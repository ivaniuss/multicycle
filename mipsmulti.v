==> flow/design.v <==
module mips(input         clk, reset,
            output [31:0] adr, writedata,
            output        memwrite,
            input  [31:0] readdata);
  wire        zero, pcen, irwrite, regwrite,
               alusrca, iord, memtoreg, regdst;
              wire [3:0] alucontrol;
              wire [1:0] alusrcb, pcsrc;
              wire [5:0] op, funct;
  controller c(clk, reset, op, funct, zero,
               pcen, memwrite, irwrite, regwrite,
               alusrca, iord, memtoreg, regdst, 
               alusrcb, pcsrc, alucontrol); 
endmodule
module controller(input        clk, reset,
                  input  [5:0] op, funct,
                  input        zero,
                  output       pcen, memwrite, irwrite, regwrite,
                  output       alusrca, iord, memtoreg, regdst,
                  output [1:0] alusrcb, pcsrc, 
		              output [3:0] alucontrol);
  wire [1:0] aluop; 
  wire       branch, pcwrite;
  maindec md(clk, reset, op,
             pcwrite, memwrite, irwrite, regwrite,
             alusrca, branch, iord, memtoreg, regdst, 
             alusrcb, pcsrc, aluop); 
  aludec  ad(funct, aluop, alucontrol);
  assign pcen = pcwrite | (branch & zero); 
endmodule
module maindec(input        clk, reset, 
               input  [5:0] op, 
               output       pcwrite, memwrite, irwrite, regwrite,
               output       alusrca, branch, iord, memtoreg, regdst,
               output [1:0] alusrcb, pcsrc, 
               output [1:0] aluop);
  parameter   FETCH   = 4'b0000; 	 
  parameter   DECODE  = 4'b0001; 	 
  parameter   MEMADR  = 4'b0010;	 
  parameter   MEMRD   = 4'b0011;	 
  parameter   MEMWB   = 4'b0100;	 
  parameter   MEMWR   = 4'b0101;	 
  parameter   RTYPEEX = 4'b0110;	 
  parameter   RTYPEWB = 4'b0111;	 
  parameter   BEQEX   = 4'b1000;	 
  parameter   ADDIEX  = 4'b1001;	 
  parameter   ADDIWB  = 4'b1010;	 
  parameter   JEX     = 4'b1011;	 
  parameter   LW      = 6'b100011;	 
  parameter   SW      = 6'b101011;	 
  parameter   RTYPE   = 6'b000000;	 
  parameter   BEQ     = 6'b000100;	 
  parameter   ADDI    = 6'b001000;	 
  parameter   J       = 6'b000010;	 
  reg [3:0]  state, nextstate;
  reg [14:0] controls;
  always @(posedge clk or posedge reset)			
    if(reset) state <= FETCH;
    else state <= nextstate;
  always @(*)
    case(state)
      FETCH:   nextstate <= DECODE;
      DECODE:  case(op)
                 LW:      nextstate <= MEMADR;
                 SW:      nextstate <= MEMADR;
                 RTYPE:   nextstate <= RTYPEEX;
                 BEQ:     nextstate <= BEQEX;
                 ADDI:    nextstate <= ADDIEX;
                 J:       nextstate <= JEX;
                 default: nextstate <= FETCH;  
                endcase
      MEMADR: case (op)
      		       LW:	    nextstate <= MEMRD;
                 SW:	    nextstate <= MEMWR;
                 default: nextstate <= FETCH;
                endcase
      MEMRD:      nextstate <= MEMWB;
      MEMWB:      nextstate <= FETCH;
      MEMWR:      nextstate <= FETCH;
      RTYPEEX:    nextstate <= RTYPEWB;
      RTYPEWB:    nextstate <= FETCH;
      BEQEX:      nextstate <= FETCH;
      ADDIEX:     nextstate <= ADDIWB;
      ADDIWB:     nextstate <= FETCH;
      JEX:        nextstate <= FETCH;
      default: nextstate <= FETCH;  
    endcase
  assign {pcwrite, memwrite, irwrite, regwrite, 
          alusrca, branch, iord, memtoreg, regdst,
          alusrcb, pcsrc, aluop} = controls;
  always @(*)
    case(state)
      FETCH:   controls <= 15'h5010;
      DECODE:  controls <= 15'h0030;
      MEMADR  :  controls <= 15'h0420;
      MEMRD   :  controls <= 15'h0100;
      MEMWB   :  controls <= 15'h0880;
      MEMWR   :  controls <= 15'h2100;
      RTYPEEX :  controls <= 15'h0402;
      RTYPEWB :  controls <= 15'h0840;
      BEQEX   :  controls <= 15'h0605;
      ADDIEX  :  controls <= 15'h0420;
      ADDIWB  :  controls <= 15'h0800;
      JEX     :  controls <= 15'h4008;
      default: controls <= 15'hxxxx;  
    endcase
endmodule
module aludec(input  [5:0] funct,
              input  [1:0] aluop,
              output reg [3:0] alucontrol);
   always@ (*)
    case(aluop)
      2'b00: alucontrol <= 4'b0000;   
      2'b01: alucontrol <= 4'b0010;   
      2'b11: alucontrol <= 4'b0101;   
      default: case(funct)           
          6'b100000: alucontrol <= 4'b0000;  
          6'b100010: alucontrol <= 4'b0010;  
          6'b100100: alucontrol <= 4'b0100;  
          6'b100101: alucontrol <= 4'b0101;  
          6'b101010: alucontrol <= 4'b1010;  
          default:   alucontrol <= 4'bxxx;  
        endcase
    endcase
endmodule
* Tool chain data of mips
The steps from the RTL of mips to its reports follow in flow order. Line numbers count from 1 in the design file above. Cell names lack the library's common part. The mark n/a stands for no value.
Design: top mips, clock port clk, library sky130hd, corner tt_025C_1v80

* Elaborated design
Counts by Yosys on the flattened word-level netlist (proc, flatten, opt, wreduce; memories kept). Register bits leave out memories and registers merged into their read ports (data or address); mux counts leave out enables and synchronous resets folded into registers. Print and check cells are left out. Cells with the same type and inputs are merged into one. Memory sizes are those after Yosys's memory passes, which may raise the word count (mostly to a power of two), join words into wider ones and drop unused or constant bits.
Word-level totals: output and inout port bits 65, word-level cells 18, memories kept 1, flip-flop bits (word level) 4, bits in read-only memories 240
Cells by class: muxes and demuxes 3, equality and inequality tests 10, reductions and logical operators 3
Memories:
- (no name shown) | words 16, width 15, read ports 1, write ports 0, line 92 | case(state)
Operators with widths (number):
- case mux 4 bit (select 6 bit) | 1
- case mux 4 bit (select 5 bit) | 1
- == test 6 bit with constant B | 2
- == test 4 x 2 -> 1 bit with constant B | 2
- == test 6 x 2 -> 1 bit with constant B | 1
- == test 6 x 3 -> 1 bit with constant B | 1
- == test 6 x 4 -> 1 bit with constant B | 1
- zero test 6 bit | 1
- case mux 3 bit (select 2 bit) | 1
- == test 4 x 1 -> 1 bit with constant B | 1
- == test 4 x 3 -> 1 bit with constant B | 1
- == test 4 bit with constant B | 1
- zero test 4 bit | 1
- OR reduction 2 bit | 1

* Logic depth
Longest topological path by Yosys (ltp), each cell counted once; first at word level (registers and memories cut), then after technology mapping (sequential cells cut; the memories' decode and read muxes count).
Logic depth: depth after elaboration 4, ABC_AREA 0, gate-level depth with buffers 2, mapped depth without buffers 2

* Synthesis result
Yosys stat after the flow's synthesis: flattened, memories mapped to cells. It holds for the ABC_AREA given above (unset counts as 0); a run with the other value may have another netlist.
Cell types:
- buf_4 | number 64, total area 480.461 um^2
- dfrtp_1 | number 4, total area 100.096 um^2
- and4bb_1 | number 1, total area 12.512 um^2
- and4bb_2 | number 1, total area 12.512 um^2
- a31o_1 | number 1, total area 8.758 um^2
- xnor2_1 | number 1, total area 8.758 um^2
- xor2_1 | number 1, total area 8.758 um^2
- nor3b_1 | number 1, total area 7.507 um^2
- nor3_1 | number 1, total area 5.005 um^2
- conb_1 | number 1, total area 3.754 um^2
- inv_1 | number 1, total area 3.754 um^2
- nor2_1 | number 1, total area 3.754 um^2
Synthesis totals: cells in the netlist 78, synthesis area 655.6 um^2, mapped flip-flops 4, buffer cells 64
By module: a second synthesis without flattening, with its own total; a netlist apart from the flattened one above.
Unflattened totals: cells (unflattened synthesis) 140, area total of the unflattened synthesis 1079.8 um^2
Rows give one instance, submodules left out.
Modules:
- mips | instances 1, cells 65, area 484.2 um^2, seq. area 0.0 um^2
- maindec | instances 1, cells 63, area 474.2 um^2, seq. area 100.1 um^2
- aludec | instances 1, cells 11, area 113.9 um^2, seq. area 0.0 um^2
- controller | instances 1, cells 1, area 7.5 um^2, seq. area 0.0 um^2

* Worst setup path after synthesis
OpenSTA on the mapped netlist: ideal clock, no wires. The path of least setup slack (recovery checks aside). Input and output delay are each 20% of the period. Register names are those of the netlist, which keeps one name where synthesis merged equal registers.
Timing after synthesis: path kind register to output, from reg c.md.state[1], to out memwrite, path buffers 0, path slack 136 ps, required time 848 ps, delay of the path 712 ps, period 1060 ps, stages 2, external output delay 212 ps, arrival time 712 ps, period reached after synthesis 924 ps
"delay of the path" = arrival - input delay + setup time. At an output port there is no setup time. "stages": output pins that drive a net of the path, with the launching flip-flop's if there is one; two outputs of one cell count as two. "period reached after synthesis" = period - worst setup slack (recovery checks aside). The figure is calculated, with input and output delays left at 20% of the set period. Between the ends stands the longest chain of elaborated cells between them, by number of cells; it is not shown to be the way that was timed. Of several equally long chains one is given. Each line given opens the expression or statement behind the cell; cells for indexed reads and writes are added by Yosys, which also makes memories of some case tables. A memory read counts as a cell of the chain, while the word-level depth stops at memories.
On the way, after synthesis: cells stage by stage dfrtp_1 > and4bb_2, length of the longest elaborated chain 1, elaborated cells between the ends (all ways) 1, source lines of those cells 1, those cells by class memory (1)
RTL lines, path after synthesis:
- start: declaration | line 55 | reg [3:0]  state, nextstate;
- start: assignment | line 58 | if(reset) state <= FETCH;
- start: assignment | line 59 | else state <= nextstate;
- memory (16 x 15 bit) | line 92 | case(state)
- end: declaration | line 3 | output        memwrite,

* Timing after layout
From the final timing report of flow run 1: the path of least setup slack in the routed layout; clock arrival at registers is part of the times. The report prints the path's times to 10 ps; the period is as set.
Timing after layout: path kind register to output, from reg c.md.state[3], to out memwrite, period 1170 ps, stages 3, external output delay 230 ps, required time 940 ps, path slack -70 ps, path buffers 1, arrival time 1000 ps
Between the ends stands the longest chain of elaborated cells between them, by number of cells; it is not shown to be the way that was timed. Of several equally long chains one is given. A memory read counts as a cell of the chain, while the word-level depth stops at memories.
On the way, after layout: cells stage by stage dfrtp_1 > and4bb_2 > buf_6, length of the longest elaborated chain 1, elaborated cells between the ends (all ways) 1, source lines of those cells 1, those cells by class memory (1)
RTL lines, path after layout:
- start: declaration | line 55 | reg [3:0]  state, nextstate;
- start: assignment | line 58 | if(reset) state <= FETCH;
- start: assignment | line 59 | else state <= nextstate;
- memory (16 x 15 bit) | line 92 | case(state)
- end: declaration | line 3 | output        memwrite,

Appendix: measured runs

Measured results for mips: 2 stored runs of the Yosys and OpenROAD flow on sky130hd. The settings differ; the order carries no meaning. The constraints put input and output delay at 20% of the set period each and load the outputs with 0.01 pF.
"achieved clock period" is the run's clock period less its worst setup slack. It is reckoned from that one timing run; input and output delays stay at 20% of the period that was set.
"worst setup path time" = time allowed to the worst setup path (clock period - input delay - output delay, where it has them) - its slack; a late launch clock adds to it, a late capture clock takes from it.
"overall power" rests on the timing tool's default activity at the inputs, not on a simulated workload.
"worst setup path time" is given in steps of 10 ps.

* Flow run 1 | settings: period_ns 1.17; CORE_UTILIZATION 37; PLACE_DENSITY 0.59; CELL_PAD_IN_SITES_GLOBAL_PLACEMENT 1; CELL_PAD_IN_SITES_DETAIL_PLACEMENT 2; GPL_ROUTABILITY_DRIVEN 0; CTS_CLUSTER_SIZE 46; CTS_CLUSTER_DIAMETER 124; MIN_ROUTING_LAYER met1; CAP_MARGIN 20; CORE_MARGIN 2; SLEW_MARGIN 20 | results: chip area after synthesis (Yosys) 655.6 um^2; die outline area 2,124.8 um^2; standard-cell area after routing 521.8 um^2; utilization 0.309; worst setup slack after layout -65 ps; setup TNS -65 ps; overall power 404.2 uW; achieved clock period 1,235 ps; worst setup path time 1,000 ps; class of the worst setup path register to output
* Flow run 2 | settings: period_ns 0.682; CORE_UTILIZATION 51; SETUP_SLACK_MARGIN -0.02; PLACE_DENSITY_LB_ADDON 0.29; CORE_MARGIN 5; CELL_PAD_IN_SITES_GLOBAL_PLACEMENT 1; GPL_ROUTABILITY_DRIVEN 1; CTS_CLUSTER_DIAMETER 176; CAP_MARGIN 0; MIN_ROUTING_LAYER met1; SLEW_MARGIN 20 | no final report: placement broke off with FLW-0024
